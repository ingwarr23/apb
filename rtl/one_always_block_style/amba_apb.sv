==> flow/design.v <==
module AMBA_APB(
  input logic pclk,
  input logic prst_n,
  input logic [4:0] paddr,
  input logic pselx,
  input logic penable,
  input logic pwrite,
  input logic [31:0] pwdata,
  output logic pready,
  output logic [31:0] prdata
);
  reg [31:0] mem[31:0];
  typedef enum {
    IDLE    = 0,
    SETUP   = 1,
    ACCESS  = 2,
    XXX     = 3
  } state_e;
  state_e state, next;
  always_ff @(posedge pclk or negedge prst_n) begin
    if (!prst_n) begin
      state <= IDLE;
      pready <= 0;
      prdata <= 0;
    end
    else begin
      state <= XXX;
      pready <= 0;
      case (state)
        IDLE: begin
          if (pselx & !penable) begin
            state <= SETUP;
          end
          else begin
            state <= IDLE;
          end
        end
        SETUP: begin
          if (penable & pselx)  begin
            state <= ACCESS;
          end
          else begin
            state <= XXX;
          end
        end
        ACCESS: begin
          if (pwrite) begin
            mem[paddr] <= pwrite ? pwdata : mem[paddr];
          end
          else begin
            prdata     <= mem[paddr];
          end
          pready <= 1;
          state <= IDLE;
        end
        default: begin
          next = IDLE;
        end
      endcase
    end
  end
endmodule
* From RTL to reports: AMBA_APB
Tool output for the design above, in the order of the flow. Lines are those of the file above, counted from 1. Not given: --
Inputs: top AMBA_APB, clock input pclk, cell library sky130hd, library corner tt_025C_1v80

* Word-level counts
Source: Yosys, flattened and elaborated. Widths are those after wreduce. Registers that Yosys merges into a memory's read port (data or address) are not register bits. Print and check cells do not count. Equal cells are merged and count once.
Word-level totals: elaborated cells 112, flip-flop bits (word level) 1089, output and inout bits 33
Cells by class: bitwise gates (word level) 3, eq/ne operators 33, mux-type cells 5, reduce/logical cells 36
Operators by type and width (number):
- 32-bit parallel mux with 32-bit select | 1
- 4-bit AND reduction | 32
- 32-bit parallel mux with 3-bit select | 1
- 5-bit == test with constant B | 16
- 5-bit by 4-bit == test with 1-bit output with constant B | 8
- 32-bit by 1-bit == test with 1-bit output with constant B | 1
- 32-bit by 2-bit == test with 1-bit output with constant B | 1
- 32-bit logical NOT | 1
- 5-bit by 3-bit == test with 1-bit output with constant B | 4
- 5-bit by 2-bit == test with 1-bit output with constant B | 2
- 5-bit by 1-bit == test with 1-bit output with constant B | 1
- 5-bit logical NOT | 1
- 1-bit two-way mux | 3
- 1-bit bitwise AND | 2
- 2-bit AND reduction | 1
- 1-bit inverter | 1
- 1-bit logical NOT | 1

* Logic depth
Yosys ltp: most cells in a row. Word level: on the elaborated netlist, between registers, memories and ports. Mapped: between sequential cells and ports; inverters and the memories' decode and read muxes count.
Logic depth: word-level depth 4, ABC_AREA 0, mapped depth 11

* After synthesis
The flow's flattened synthesis, as Yosys stat reports it; memories are mapped. The netlist is that of the ABC_AREA named above (0 if unset); the other value can give another one. Totals and module areas in this step are rounded.
Cell types (number):
- sky130_fd_sc_hd__edfxtp_1 | 1024
- sky130_fd_sc_hd__a22oi_1 | 287
- sky130_fd_sc_hd__mux2i_1 | 95
- sky130_fd_sc_hd__dfrtp_1 | 35
- sky130_fd_sc_hd__nand2_1 | 98
- sky130_fd_sc_hd__a21oi_1 | 66
- sky130_fd_sc_hd__nor2_1 | 87
- sky130_fd_sc_hd__o21ai_0 | 56
- sky130_fd_sc_hd__buf_2 | 53
- sky130_fd_sc_hd__nand4_1 | 39
- sky130_fd_sc_hd__o22ai_1 | 38
- sky130_fd_sc_hd__a221oi_1 | 22
- sky130_fd_sc_hd__a22o_1 | 20
- sky130_fd_sc_hd__clkbuf_1 | 41
- sky130_fd_sc_hd__mux2_2 | 13
- sky130_fd_sc_hd__a2bb2oi_1 | 16
- sky130_fd_sc_hd__buf_6 | 12
- sky130_fd_sc_hd__nor3_1 | 27
Not listed: further types 46, cells in them 215.
Mapped netlist: sequential part of the area 31700 sq um, flip-flop cells 1060, chip area (Yosys) 39400 sq um, standard cells after synthesis 2244

* Path before layout
Source: OpenSTA report_checks on the synthesized netlist (no wires, ideal clock, input and output delay 20% of the period each), path of least setup slack; recovery checks are left aside. Register names are those of the netlist, which keeps one name where synthesis merged equal registers.
Timing after synthesis: path type input to register, start point in paddr[1], end point reg mem[20][0], time at the first pin 1380 ps, clock period 6900 ps, delay of the path 4587 ps, driving pins on the path 6, arrival 5465 ps, library setup time 502 ps, external input delay 1380 ps, path buffers 4, setup slack 934 ps, period reached after synthesis 5966 ps
"delay of the path" is the arrival time less input delay plus setup time. "driving pins on the path" counts driving pins, that of a launching flip-flop among them; a cell with two outputs on the path counts twice. "period reached after synthesis" is the clock period less the worst setup slack; recovery checks do not enter. This is arithmetic on one report: input and output delays are still those of the set period (20% each). The rows between start and end are the longest chain of elaborated cells between them; the timing report does not say that the signal goes this way. Where chains are equally long, one stands for them. Each line given opens the expression or statement behind the cell; cells for indexed reads and writes are added by Yosys, which also makes memories of some case tables.
On the way, after synthesis: path through sky130_fd_sc_hd__buf_6 > sky130_fd_sc_hd__or2_2 > sky130_fd_sc_hd__buf_2 > sky130_fd_sc_hd__clkbuf_1 > sky130_fd_sc_hd__clkbuf_1 > sky130_fd_sc_hd__nor4_1, length of the longest elaborated chain 2, elaborated cells between the ends (all ways) 2, classes of those cells 1 x eq/ne; 1 x reduce/logical
Ends and longest elaborated chain, after synthesis:
- start, declared | RTL line 4 | input logic [4:0] paddr,
- 5-bit == test | RTL line 48 | mem[paddr] <= pwrite ? pwdata : mem[paddr];
- 4-bit AND reduction
- end, assigned | RTL line 48
- end, declared | RTL line 12 | reg [31:0] mem[31:0];

* Timing after layout
Path of least setup slack in the final report of run 1 (OpenROAD, finished layout, wires in). Where an end is a register, its clock arrival counts in the times. The report prints the path's times to 10 ps; the period is as set.
Timing post-layout: path type input to register, start point in paddr[4], end point reg prdata[1], time at the first pin 1750 ps, clock period 8750 ps, driving pins on the path 9, library setup time 130 ps, path buffers 3, setup slack 3910 ps, arrival 5400 ps, external input delay 1750 ps
The rows between start and end are the longest chain of elaborated cells between them; the timing report does not say that the signal goes this way. Where chains are equally long, one stands for them.
On the way, post-layout: path through sky130_fd_sc_hd__buf_4 > sky130_fd_sc_hd__buf_4 > sky130_fd_sc_hd__or3b_1 > sky130_fd_sc_hd__nor2_2 > sky130_fd_sc_hd__buf_4 > sky130_fd_sc_hd__a22oi_1 > sky130_fd_sc_hd__nand4_1 > sky130_fd_sc_hd__or4_1 > sky130_fd_sc_hd__a2bb2oi_1, length of the longest elaborated chain 2, elaborated cells between the ends (all ways) 33, classes of those cells 31 x eq/ne; 1 x mux; 1 x reduce/logical
Ends and longest elaborated chain, post-layout:
- start, declared | RTL line 4 | input logic [4:0] paddr,
- 5-bit == test | RTL line 51 | prdata     <= mem[paddr];
- 32-bit parallel mux with 32-bit select | RTL line 51
- end, assigned | RTL line 24 | prdata <= 0;
- end, assigned | RTL line 51
- end, declared | RTL line 10 | output logic [31:0] prdata

Subject: AMBA_APB on sky130hd, stored results

Hello all,

AMBA_APB through Yosys and OpenROAD on sky130hd: 2 stored runs, unordered, with their settings and measured results. The constraints put input and output delay at 20% of the set period each and load the outputs with 0.01 pF.
"time on the worst setup path" is the time allowed to the run's worst setup path (the clock period less input and output delay, where it has them) less its slack. Clock arrival times count: a late capture clock shortens it, a late launch clock lengthens it.
"total power after layout" rests on the timing tool's default activity at the inputs, not on a simulated workload.
"time on the worst setup path" is given in steps of 10 ps.
Measured values are rounded.

[run 1] flow files
==> flow/run.sh <==
#!/bin/bash
# the make line also repeats the synthesis and layout settings of config.mk as NAME=value (left out here)
make -C /OpenROAD-flow-scripts/flow DESIGN_CONFIG=/design/flow/config.mk WORK_HOME=/design/flow/orfs CLKGATE_MAP_FILE= finish
==> flow/config.mk <==
export PLATFORM = sky130hd
export DESIGN_NAME = AMBA_APB
export DESIGN_NICKNAME = AMBA_APB
export VERILOG_FILES = /design/flow/design.v
export SDC_FILE = /design/flow/constraint.sdc
export NUM_CORES = 4
export LEC_CHECK = 0
export CAP_MARGIN = 20
export CORE_MARGIN = 2
export CORE_UTILIZATION = 40
export SLEW_MARGIN = 20
==> flow/constraint.sdc <==
create_clock -name core_clock -period 8.75 [get_ports {pclk}]
set_input_delay 1.7500 -clock core_clock [delete_from_list [all_inputs] [get_ports {pclk}]]
set_output_delay 1.7500 -clock core_clock [all_outputs]
set_load 0.01 [all_outputs]

[run 1] result: die outline area 101000 sq um; total power after layout 10400 uW; setup slack of the worst path 3910 ps; time on the worst setup path 3090 ps; class of the worst setup path input to register; utilization 46.3 %; final worst hold slack 476 ps; mapped cell area after synthesis 39400 sq um

[run 2] flow files
==> flow/run.sh <==
#!/bin/bash
# the make line also repeats the synthesis and layout settings of config.mk as NAME=value (left out here)
make -C /OpenROAD-flow-scripts/flow DESIGN_CONFIG=/design/flow/config.mk WORK_HOME=/design/flow/orfs CLKGATE_MAP_FILE= finish
==> flow/config.mk <==
export PLATFORM = sky130hd
export DESIGN_NAME = AMBA_APB
export DESIGN_NICKNAME = AMBA_APB
export VERILOG_FILES = /design/flow/design.v
export SDC_FILE = /design/flow/constraint.sdc
export NUM_CORES = 4
export LEC_CHECK = 0
export CAP_MARGIN = 20
export CELL_PAD_IN_SITES_DETAIL_PLACEMENT = 0
export CORE_MARGIN = 6
export CORE_UTILIZATION = 24
export GPL_ROUTABILITY_DRIVEN = 0
export PLACE_DENSITY_LB_ADDON = 0.05
export SETUP_SLACK_MARGIN = 1.62
export SLEW_MARGIN = 20
export TNS_END_PERCENT = 95
==> flow/constraint.sdc <==
create_clock -name core_clock -period 6.65 [get_ports {pclk}]
set_input_delay 1.3300 -clock core_clock [delete_from_list [all_inputs] [get_ports {pclk}]]
set_output_delay 1.3300 -clock core_clock [all_outputs]
set_load 0.01 [all_outputs]

[run 2] result: die outline area 174000 sq um; total power after layout 14500 uW; setup slack of the worst path 2650 ps; time on the worst setup path 2670 ps; class of the worst setup path input to register; utilization 29.1 %; final worst hold slack 480 ps; mapped cell area after synthesis 39400 sq um

Thanks
